==> flow/design.v <==
`timescale 1ns / 1ps
module integral_adder #(parameter I =100)(input rst, input x, input clk, output reg [19:0] ki_add, output reg [19:0] ki_sub);  
reg [19:0] adder = 0;
always @ (adder or rst) begin
    if (!rst) begin 
        ki_sub =0;
        ki_add = I;
    end
    else begin 
        if (adder ==0) begin
            ki_sub = 0; 
            ki_add = adder +I;
        end
        else begin
            ki_sub = adder -I;
            ki_add = adder + I;
        end
    end
end 
always @ (posedge clk or negedge rst) 
begin 
    if (!rst) begin
        adder <= 0; 
    end   
    else begin 
        if (x) begin 
            if ((adder + I) >= 1048575)
                adder <= 1048575 - I;
        else
            adder <= adder + I; 
        end
        else if (adder < I) 
            adder <= 0;
        else if (adder != 0)  
           adder <= adder - I;
    end
   end
endmodule
`timescale 1ns / 1ps
module pi_filter(
input rst,x,clk, output reg [19:0] dac);
localparam [19:0] p_gain = 2000; 
wire [19:0] ki_add;
wire [19:0] ki_sub;
integral_adder integral_adder(.rst(rst),.x(x),.clk(clk),.ki_add(ki_add),.ki_sub(ki_sub));
always @ (posedge clk or negedge rst)
begin  
    if (!rst) 
        dac <=0;
    else begin 
        if (x) begin 
            if ((dac + ki_add) >= 1048575 )
                dac <= 1048575;
            else
                dac <= ki_add + p_gain;
            end 
        else if (!x) begin 
            if (ki_sub < p_gain)
                dac <= 0; 
            else 
                dac <= ki_sub - p_gain;
        end
    end
end
endmodule
== Tool chain data of pi_filter ==
What the tools print for pi_filter, step after step.
Lines are those of the file above, counted from 1.
Library cell names are shortened.
A cell with - has no value.
Inputs
  top: pi_filter
  clock input: clk
  library: sky130hd
  library corner: tt_025C_1v80

== Word level ==
Yosys after proc, flatten, opt, wreduce and memory -nomap, before mapping. Memory bits, and registers merged into a memory's read port (data or address), are not among the register bits. Print and check cells are not counted. Equal cells are merged and count once.
Cells by class
  add/subtract/negate cells: 5
  muxes and demuxes: 10
  magnitude comparators: 4
  reduce/logical cells: 3
Operator list (number)
  two-way mux 20 bit: 10
  greater-or-equal comparator 32 x 20 -> 1 bit with constant B: 1
  adder 20 x 20 -> 21 bit: 1
  adder 20 x 7 -> 21 bit with constant B: 1
  greater-or-equal comparator 21 x 20 -> 1 bit with constant B: 1
  adder 20 x 11 -> 20 bit with constant B: 1
  subtractor 20 x 11 -> 20 bit with constant B: 1
  < comparator 20 x 11 -> 1 bit with constant B: 1
  subtractor 20 x 7 -> 20 bit with constant B: 1
  < comparator 20 x 7 -> 1 bit with constant B: 1
  logical NOT 20 bit: 1
  nonzero test 20 bit: 1
  nonzero test 3 bit: 1
Word-level totals
  register bits after elaboration: 40
  input bits: 3
  word-level cells: 24

== Depth ==
Depth = most cells in a row (Yosys ltp): at word level without a register or memory, in the mapped netlist without a sequential cell, where the memories' decode and read muxes count.
Logic depth
  word-level depth: 6
  ABC_AREA: 0
  mapped depth: 19
  mapped depth without buffers: 16

== Synthesis result ==
Yosys stat after the flow's synthesis: flattened, memories mapped to cells. It holds for the ABC_AREA given above (unset counts as 0); a run with the other value may have another netlist.
Synthesis totals
  flip-flop cells: 38
  synthesis area: 0.0048759 mm²
  cells in the netlist: 638
Cell types (number)
  dfrtp_1: 38
  xnor2_1: 36
  ha_1: 24
  a21oi_1: 44
  o21ai_0: 42
  nor2_1: 53
  xor2_1: 22
  nand2_1: 40
  nor3_1: 22
  and2_1: 17
  a211oi_1: 14
  clkbuf_1: 28
  nand3_1: 21
  o211ai_1: 12
  nor4_1: 14
  a21o_1: 11
  a31oi_1: 13
  inv_1: 18
Not listed: further types 73, cells in them 169.
By module: a second synthesis without flattening, with its own total; a netlist apart from the flattened one above.
Second synthesis, totals
  cell total of the unflattened synthesis: 647
  area total of the unflattened synthesis: 0.0049573 mm²
Rows give one instance, submodules left out.
Modules
  pi_filter: sequential area 0.0005005 mm², area 0.0028177 mm², instances 1, cells 369
  integral_adder: sequential area 0.0004755 mm², area 0.0021396 mm², instances 1, cells 278

== Path before layout ==
Source: OpenSTA report_checks on the synthesized netlist (no wires, ideal clock, input and output delay 20% of the period each), path of least setup slack; recovery checks are left aside. Register names are those of the netlist, which keeps one name where synthesis merged equal registers.
Path post-synthesis
  path type: reg-to-reg
  from: reg integral_adder.adder[3]
  to: reg dac[11]
  slack: 0.298 ns
  delay of the path: 4.292 ns
  arrival: 4.210 ns
  launch time at the first pin: 0.000 ns
  required time: 4.508 ns
  clock period: 4.59 ns
  stages on the path: 17
  synthesis period reached: 4.292 ns
"delay of the path" = arrival - input delay + setup time.
"stages on the path": output pins that drive a net of the path, with the launching flip-flop's if there is one; two outputs of one cell count as two.
"synthesis period reached" is the clock period less the worst setup slack; recovery checks do not enter. This is arithmetic on one report: input and output delays are still those of the set period (20% each).
Between the ends stands the longest chain of elaborated cells between them, by number of cells; it is not shown to be the way that was timed. Of several equally long chains one is given.
A line is the first line of the expression or statement that the cell stems from. Yosys adds cells for indexed reads and writes and turns some case tables into memories.
At most two assigning lines are given for a register; there are more.
On the way, post-synthesis
  path through: dfrtp_1 ha_1 a211oi_2 nor2_1 xnor2_1 nor2_1 ha_1 and2_1 nand3b_1 o21ai_1 a31oi_1 o311ai_2 mux2_1 a2111oi_2 nand4b_2 buf_2 a31oi_1
  length of the longest elaborated chain: 6
RTL lines, path post-synthesis
  start: declaration: line 3  | reg [19:0] adder = 0;
  start: assignment: line 28  | adder <= 1048575 - I;
  start: assignment: line 30  | adder <= adder + I;
  adder 20 x 7 -> 21 bit: line 12  | ki_add = adder +I;
  two-way mux 20 bit: line 5  | if (!rst) begin
  adder 20 x 20 -> 21 bit: line 52  | if ((dac + ki_add) >= 1048575 )
  greater-or-equal comparator 21 x 20 -> 1 bit: line 52
  two-way mux 20 bit: line 52
  two-way mux 20 bit: line 51  | if (x) begin
  end: assignment: line 55  | dac <= ki_add + p_gain;
  end: assignment: line 61  | dac <= ki_sub - p_gain;
  end: declaration: line 41  | input rst,x,clk, output reg [19:0] dac);

== Timing after layout ==
Path of least setup slack in the final report of stored run 1 (OpenROAD, finished layout, wires in). Where an end is a register, its clock arrival counts in the times.
Path post-layout
  path type: reg-to-reg
  from: reg integral_adder.adder[2]
  to: reg dac[19]
  required time: 4.85 ns
  clock period: 4.66 ns
  arrival: 4.66 ns
  launch time at the first pin: 0.29 ns
  stages on the path: 17
  slack: 0.19 ns
Between the ends stands the longest chain of elaborated cells between them, by number of cells; it is not shown to be the way that was timed. Of several equally long chains one is given.
At most two assigning lines are given for a register; there are more.
On the way, post-layout
  path through: dfrtp_1 buf_4 a311o_1 nand2_1 nor2_1 xor2_1 and2_1 ha_1 a21o_1 a21oi_1 nand4_1 nor4bb_1 o2111ai_1 a2111oi_4 nand4b_2 buf_4 a41oi_1
  length of the longest elaborated chain: 6
RTL lines, path post-layout
  start: declaration: line 3  | reg [19:0] adder = 0;
  start: assignment: line 28  | adder <= 1048575 - I;
  start: assignment: line 30  | adder <= adder + I;
  adder 20 x 7 -> 21 bit: line 12  | ki_add = adder +I;
  two-way mux 20 bit: line 5  | if (!rst) begin
  adder 20 x 20 -> 21 bit: line 52  | if ((dac + ki_add) >= 1048575 )
  greater-or-equal comparator 21 x 20 -> 1 bit: line 52
  two-way mux 20 bit: line 52
  two-way mux 20 bit: line 51  | if (x) begin
  end: assignment: line 55  | dac <= ki_add + p_gain;
  end: assignment: line 61  | dac <= ki_sub - p_gain;
  end: declaration: line 41  | input rst,x,clk, output reg [19:0] dac);

Hand-over note for pi_filter

Flow measurements of pi_filter on sky130hd: 2 stored runs with different settings, listed in no order. Input and output delays are each 20% of the period that was set; the output load is 0.01 pF.
By "achieved clock period" is meant the clock period of the run minus its worst setup slack. This is arithmetic on one report: input and output delays are still those of the set period (20% each).
"worst setup path time" means the part of the period allowed to the worst setup path (the constraints hold back 20% at inputs and 20% at outputs) less its slack; where the path has registers, the arrival times of their clocks count too.
By "power" is meant OpenSTA's value without simulated activity: inputs other than the clock are taken to toggle once in ten clock periods, and the tool carries that through the logic.

Stored run 1
==> flow/run.sh <==
#!/bin/bash
# the make line also repeats the synthesis and layout settings of config.mk as NAME=value (left out here)
make -C /OpenROAD-flow-scripts/flow DESIGN_CONFIG=/design/flow/config.mk WORK_HOME=/design/flow/orfs CLKGATE_MAP_FILE= finish
==> flow/config.mk <==
export PLATFORM = sky130hd
export DESIGN_NAME = pi_filter
export DESIGN_NICKNAME = pi_filter
export VERILOG_FILES = /design/flow/design.v
export SDC_FILE = /design/flow/constraint.sdc
export NUM_CORES = 4
export LEC_CHECK = 0
export CAP_MARGIN = 15
export CORE_ASPECT_RATIO = 0.6
export CORE_MARGIN = 2
export CORE_UTILIZATION = 31
export CTS_CLUSTER_DIAMETER = 103
export CTS_CLUSTER_SIZE = 99
export GPL_TIMING_DRIVEN = 1
export MAX_ROUTING_LAYER = met5
export PLACE_DENSITY = 0.87
export SLEW_MARGIN = 20
==> flow/constraint.sdc <==
create_clock -name core_clock -period 4.66 [get_ports {clk}]
set_input_delay 0.9320 -clock core_clock [delete_from_list [all_inputs] [get_ports {clk}]]
set_output_delay 0.9320 -clock core_clock [all_outputs]
set_load 0.01 [all_outputs]

==> results of stored run 1 <==
chip area after synthesis (Yosys): 0.0048759 mm²
die area: 0.016781 mm²
standard-cell area of the final layout: 0.005748 mm²
utilization: 37.4 %
worst setup slack after layout: 0.192 ns
total negative slack: 0.000 ns
power: 3792 µW
achieved clock period: 4.468 ns
worst setup path time: 4.47 ns
worst setup path kind: reg-to-reg

Stored run 2
==> flow/run.sh <==
#!/bin/bash
# the make line also repeats the synthesis and layout settings of config.mk as NAME=value (left out here)
make -C /OpenROAD-flow-scripts/flow DESIGN_CONFIG=/design/flow/config.mk WORK_HOME=/design/flow/orfs CLKGATE_MAP_FILE= finish
==> flow/config.mk <==
export PLATFORM = sky130hd
export DESIGN_NAME = pi_filter
export DESIGN_NICKNAME = pi_filter
export VERILOG_FILES = /design/flow/design.v
export SDC_FILE = /design/flow/constraint.sdc
export NUM_CORES = 4
export LEC_CHECK = 0
export ABC_AREA = 0
export CAP_MARGIN = 25
export CELL_PAD_IN_SITES_GLOBAL_PLACEMENT = 0
export CORE_MARGIN = 2
export CORE_UTILIZATION = 69
export CTS_CLUSTER_DIAMETER = 226
export GPL_TIMING_DRIVEN = 0
export MIN_ROUTING_LAYER = met1
export SETUP_SLACK_MARGIN = 1.6
export SLEW_MARGIN = 20
==> flow/constraint.sdc <==
create_clock -name core_clock -period 7.7 [get_ports {clk}]
set_input_delay 1.5400 -clock core_clock [delete_from_list [all_inputs] [get_ports {clk}]]
set_output_delay 1.5400 -clock core_clock [all_outputs]
set_load 0.01 [all_outputs]

==> results of stored run 2 <==
chip area after synthesis (Yosys): 0.0048759 mm²
die area: 0.0077546 mm²
standard-cell area of the final layout: 0.0053426 mm²
utilization: 78.2 %
worst setup slack after layout: 1.896 ns
total negative slack: 0.000 ns
power: 2035 µW
achieved clock period: 5.804 ns
worst setup path time: 4.26 ns
worst setup path kind: input-to-reg

End of note.
