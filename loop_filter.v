==> flow/design.v <==
module loop_filter(clk,
                   phase_error,
                   dig_ctrl_voltage,
                   dig_ctrl_voltage_smoothed);
    parameter p_gain = 500;
    parameter i_gain = 100;
    parameter width = 20;
    integer MAX_VAL = 2**(width);
    input wire clk;
    input wire phase_error;
    output reg [width - 1:0] dig_ctrl_voltage = 0;
    output wire [width - 1:0] dig_ctrl_voltage_smoothed;
    median_filter #(width)DUT(.ctrl_in(dig_ctrl_voltage),
                              .ctrl_out(dig_ctrl_voltage_smoothed));
    reg [31:0] proportional_out = 0;
    reg [31:0] integral_sum = 0;
    always @(posedge clk) begin
        proportional_out <= p_gain;
    end
    always @(posedge clk) begin
        if(phase_error == 0) begin
            if (integral_sum > i_gain) begin
                integral_sum <= integral_sum - i_gain;
            end else begin
                integral_sum <=  integral_sum;
            end
        end else begin
            if(integral_sum == MAX_VAL) begin
                integral_sum <= integral_sum;
            end else begin
                integral_sum <= integral_sum + i_gain;
            end
        end
    end
    always @(posedge clk) begin
        if (phase_error == 1) begin
            if(proportional_out + integral_sum > MAX_VAL) begin
                dig_ctrl_voltage <= MAX_VAL;
            end else begin
                dig_ctrl_voltage <= proportional_out + integral_sum;
            end
        end else begin
            dig_ctrl_voltage <= integral_sum;
        end
    end
endmodule
module median_filter(ctrl_in, ctrl_out);
    parameter width = 20;
    input [width - 1: 0] ctrl_in;
    output reg [width - 1:0] ctrl_out = 0;
    reg [width - 1:0] samp_1 = 0;
    reg [width - 1:0] samp_2 = 0;
    reg [width - 1:0] samp_3 = 0;
    reg [width - 1:0] samp_4 = 0;
    always @(ctrl_in) begin
        samp_4 = samp_3;
        samp_3 = samp_2;
        samp_2 = samp_1;
        samp_1 = ctrl_in;
        ctrl_out = (samp_1 + samp_2 + samp_3 + samp_4 )/4;
    end
endmodule
Tool chain data of loop_filter. Tool output for the design above, in the order of the flow. Line numbers count from 1 in the design file above. Library cell names are shortened. The mark - stands for no value.

Top module: loop_filter. Clock port: clk. Standard-cell library: sky130hd. Timing corner: tt_025C_1v80.

Word level. Yosys after proc, flatten, opt, wreduce and memory -nomap, before mapping. Memory bits, and registers merged into a memory's read port (data or address), are not among the register bits. Print and check cells are not counted. Equal cells are merged and count once.

Add/sub/neg operators: 6. The figure for $lt $le $gt $ge is 2. For eq/ne operators the number is 2. The entry for muxes and demuxes reads 5. The entry for reductions and logical operators reads 2.

Operators with widths (count): 32-bit two-way mux (3); 22-bit by 20-bit adder with 22-bit output (2); 20-bit two-way mux (2); 32-bit by 21-bit > comparator with 1-bit output (second input constant) (1); 32-bit by 21-bit == test with 1-bit output (second input constant) (1); 32-bit by 7-bit adder with 32-bit output (second input constant) (1); 32-bit by 7-bit subtractor with 32-bit output (second input constant) (1); 32-bit by 7-bit > comparator with 1-bit output (second input constant) (1); 9-bit by 32-bit adder with 32-bit output (1); 20-bit by 20-bit adder with 21-bit output (1); 2-bit != test (second input constant) (1); 2-bit AND reduction (1); 2-bit nonzero test (1).

The entry for register bits reads 53. Under input port bits stands 2. Cells after elaboration: 20.

Longest topological paths. Depth = most cells in a row (Yosys ltp): at word level without a register or memory, in the mapped netlist without a sequential cell, where the memories' decode and read muxes count.

The entry for depth in word-level cells reads 4. The figure for ABC_AREA is 0. The figure for mapped depth is 12.

Mapped cells and area. Source: synth_stat.txt of the flow (Yosys; design flattened, memories mapped). It holds for the ABC_AREA given above (unset counts as 0); a run with the other value may have another netlist.

Cells by type: edfxtp_1 (count 30, total area 900.864 sq um); dfxtp_1 (count 19, total area 380.365 sq um); xnor2_1 (count 34, total area 297.786 sq um); buf_4 (count 24, total area 180.173 sq um); nand3_1 (count 32, total area 160.154 sq um); ha_1 (count 11, total area 137.632 sq um); nor2_1 (count 36, total area 135.13 sq um); nand2_1 (count 32, total area 120.115 sq um); nor3_1 (count 18, total area 90.086 sq um); o211ai_2 (count 7, total area 87.584 sq um); o21ai_0 (count 16, total area 80.077 sq um); inv_1 (count 19, total area 71.318 sq um); a31oi_1 (count 10, total area 62.56 sq um); xor2_1 (count 7, total area 61.309 sq um); a21oi_1 (count 12, total area 60.058 sq um); buf_2 (count 12, total area 60.058 sq um); mux2i_1 (count 6, total area 60.058 sq um); nor4_1 (count 9, total area 56.304 sq um).

Other cell types: 46; their cells: 116.

Cells in the netlist: 450. The entry for mapped area reads 0.0038637 sq mm. Mapped flip-flops: 49. For buffers the number is 52.

The figures by module come from a second, unflattened synthesis with its own total; it is not the netlist above.

The entry for cells (unflattened synthesis) reads 463. Under area (unflattened synthesis) stands 0.0039475 sq mm.

Each row is one instance without its submodules.

By module: loop_filter (instances 1, cells 443, area 0.0037974 sq mm, seq. area 0.0012812 sq mm); median_filter (width=20) (instances 1, cells 20, area 0.0001501 sq mm, seq. area 0 sq mm).

Worst setup path after synthesis. Path of least setup slack by OpenSTA after synthesis, without wires, with an ideal clock, recovery checks aside; 20% of the period is set as input and as output delay. Where synthesis merged equal registers, the netlist keeps one of their names.

Path type: register to register. Start: register integral_sum[9]. End: register integral_sum[10]. The entry for period reads 2960 ps. The entry for setup time reads 465 ps. For time at the first pin the number is 0 ps. The entry for data arrival time reads 2285 ps. The figure for slack is 210 ps. The entry for path delay reads 2750 ps. Under driving pins on the path stands 8. For buffers on the path the number is 1. Period reached after synthesis: 2750 ps.

"path delay" is the arrival time less input delay plus setup time. "driving pins on the path" counts driving pins, that of a launching flip-flop among them; a cell with two outputs on the path counts twice. "period reached after synthesis" = period - worst setup slack (recovery checks aside). The figure is calculated, with input and output delays left at 20% of the set period. The rows between start and end are the longest chain of elaborated cells between them; the timing report does not say that the signal goes this way. Where chains are equally long, one stands for them. A line is the first line of the expression or statement that the cell stems from. Yosys adds cells for indexed reads and writes and turns some case tables into memories. A register here has more assigning lines than the two given. The path ends at the enable pin of a flip-flop; only ways to that pin are counted.

Cell sequence: edfxtp_1 > buf_2 > inv_2 > nand3_1 > nor4_1 > nand3_1 > nor4_1 > nand2_1. The entry for cells in the longest elaborated chain reads 3. The entry for elaborated cells on any way between the ends reads 5. The entry for source lines of those cells reads 2. Classes of those cells: compare (1); eq/ne (2); reduce/logical (2).

Ends and longest elaborated chain, post-synthesis: start: declaration (RTL line 16) `reg [31:0] integral_sum = 0;`; start: assignment (RTL line 23) `integral_sum <= integral_sum - i_gain;`; start: assignment (RTL line 25) `integral_sum <=  integral_sum;`; 32-bit by 7-bit > comparator with 1-bit output (RTL line 22) `if (integral_sum > i_gain) begin`; 2-bit nonzero test; 2-bit AND reduction; end: assignment (RTL line 23); end: assignment (RTL line 25); end: declaration (RTL line 16).

Worst path after layout. Path of least setup slack in the final report of flow run 1 (OpenROAD, finished layout, wires in). Where an end is a register, its clock arrival counts in the times. The report prints the path's times to 10 ps; the period is as set.

Path type: register to register. Start: register integral_sum[2]. End: register dig_ctrl_voltage[17]. The entry for period reads 3570 ps. The entry for setup time reads 100 ps. For time at the first pin the number is 300 ps. The entry for data arrival time reads 3470 ps. The figure for slack is 290 ps. Under driving pins on the path stands 11. For buffers on the path the number is 0.

The rows between start and end are the longest chain of elaborated cells between them; the timing report does not say that the signal goes this way. Where chains are equally long, one stands for them. A register here has more assigning lines than the two given.

Cell sequence: edfxtp_1 > ha_1 > ha_1 > xor2_1 > or3_1 > a2111oi_0 > nand4_1 > nor4_1 > a41o_2 > nand2_4 > o41ai_2. The entry for cells in the longest elaborated chain reads 4. The entry for elaborated cells on any way between the ends reads 4. Classes of those cells: add/sub (1); compare (1); mux (2).

Ends and longest elaborated chain, after layout: start: declaration (RTL line 16) `reg [31:0] integral_sum = 0;`; start: assignment (RTL line 23) `integral_sum <= integral_sum - i_gain;`; start: assignment (RTL line 25) `integral_sum <=  integral_sum;`; 9-bit by 32-bit adder with 32-bit output (RTL line 37) `if(proportional_out + integral_sum > MAX_VAL) begin`; 32-bit by 21-bit > comparator with 1-bit output (RTL line 37); 20-bit two-way mux (RTL line 37); 20-bit two-way mux (RTL line 36) `if (phase_error == 1) begin`; end: assignment (RTL line 40) `dig_ctrl_voltage <= proportional_out + integral_sum;`; end: assignment (RTL line 43) `dig_ctrl_voltage <= integral_sum;`; end: declaration (RTL line 11) `output reg [width - 1:0] dig_ctrl_voltage = 0;`.

Subject: flow runs of loop_filter

Hi,

Design loop_filter on sky130hd. What follows are 2 stored runs of the flow, each under its own settings; their order means nothing. The constraints put input and output delay at 20% of the set period each and load the outputs with 0.01 pF. "clock period reached" is the run's clock period less its worst setup slack. It is reckoned from that one timing run; input and output delays stay at 20% of the period that was set. "allowed time less slack (worst setup path)" is the time allowed to the run's worst setup path (the clock period less input and output delay, where it has them) less its slack. Clock arrival times count: a late capture clock shortens it, a late launch clock lengthens it. "total power of the final layout" is the tool's figure for a default switching activity; nothing was simulated. "allowed time less slack (worst setup path)" is given in steps of 10 ps.

Flow run 1 has these settings: period_ns 3.57; CORE_UTILIZATION 25; SETUP_SLACK_MARGIN -0.02; PLACE_DENSITY_LB_ADDON 0.23; CORE_MARGIN 3; TNS_END_PERCENT 100; CTS_CLUSTER_DIAMETER 178; CAP_MARGIN 20; SLEW_MARGIN 20. For the worst hold slack in the final report the run shows 663 ps. The setup slack of the worst path is 291 ps. The total negative slack comes to 0 ps. The clock period reached comes to 3279 ps. The synthesized cell area stands at 0.0038637 sq mm. The standard-cell area after layout stands at 0.004408 sq mm. The measured total power of the final layout is 0.002819 W. For the utilization after layout the run shows 29.8 %. The measured allowed time less slack (worst setup path) is 3280 ps. Class of the worst setup path: register to register. For the die footprint the run shows 0.016982 sq mm.

Flow run 2 has these settings: period_ns 2.26; CORE_UTILIZATION 43; SETUP_SLACK_MARGIN 0.32; PLACE_DENSITY_LB_ADDON 0.24; CORE_ASPECT_RATIO 0.65; CELL_PAD_IN_SITES_GLOBAL_PLACEMENT 0; CTS_CLUSTER_SIZE 100; CTS_CLUSTER_DIAMETER 300; MAX_ROUTING_LAYER met4; CAP_MARGIN 20; CORE_MARGIN 2; SLEW_MARGIN 20. For the worst hold slack in the final report the run shows 690 ps. The setup slack of the worst path is -505 ps. The total negative slack comes to -11622 ps. The clock period reached comes to 2765 ps. The synthesized cell area stands at 0.0038637 sq mm. The standard-cell area after layout stands at 0.0063849 sq mm. The measured total power of the final layout is 0.006431 W. For the utilization after layout the run shows 74.4 %. The measured allowed time less slack (worst setup path) is 2760 ps. Class of the worst setup path: register to register. For the die footprint the run shows 0.0097771 sq mm.

Regards
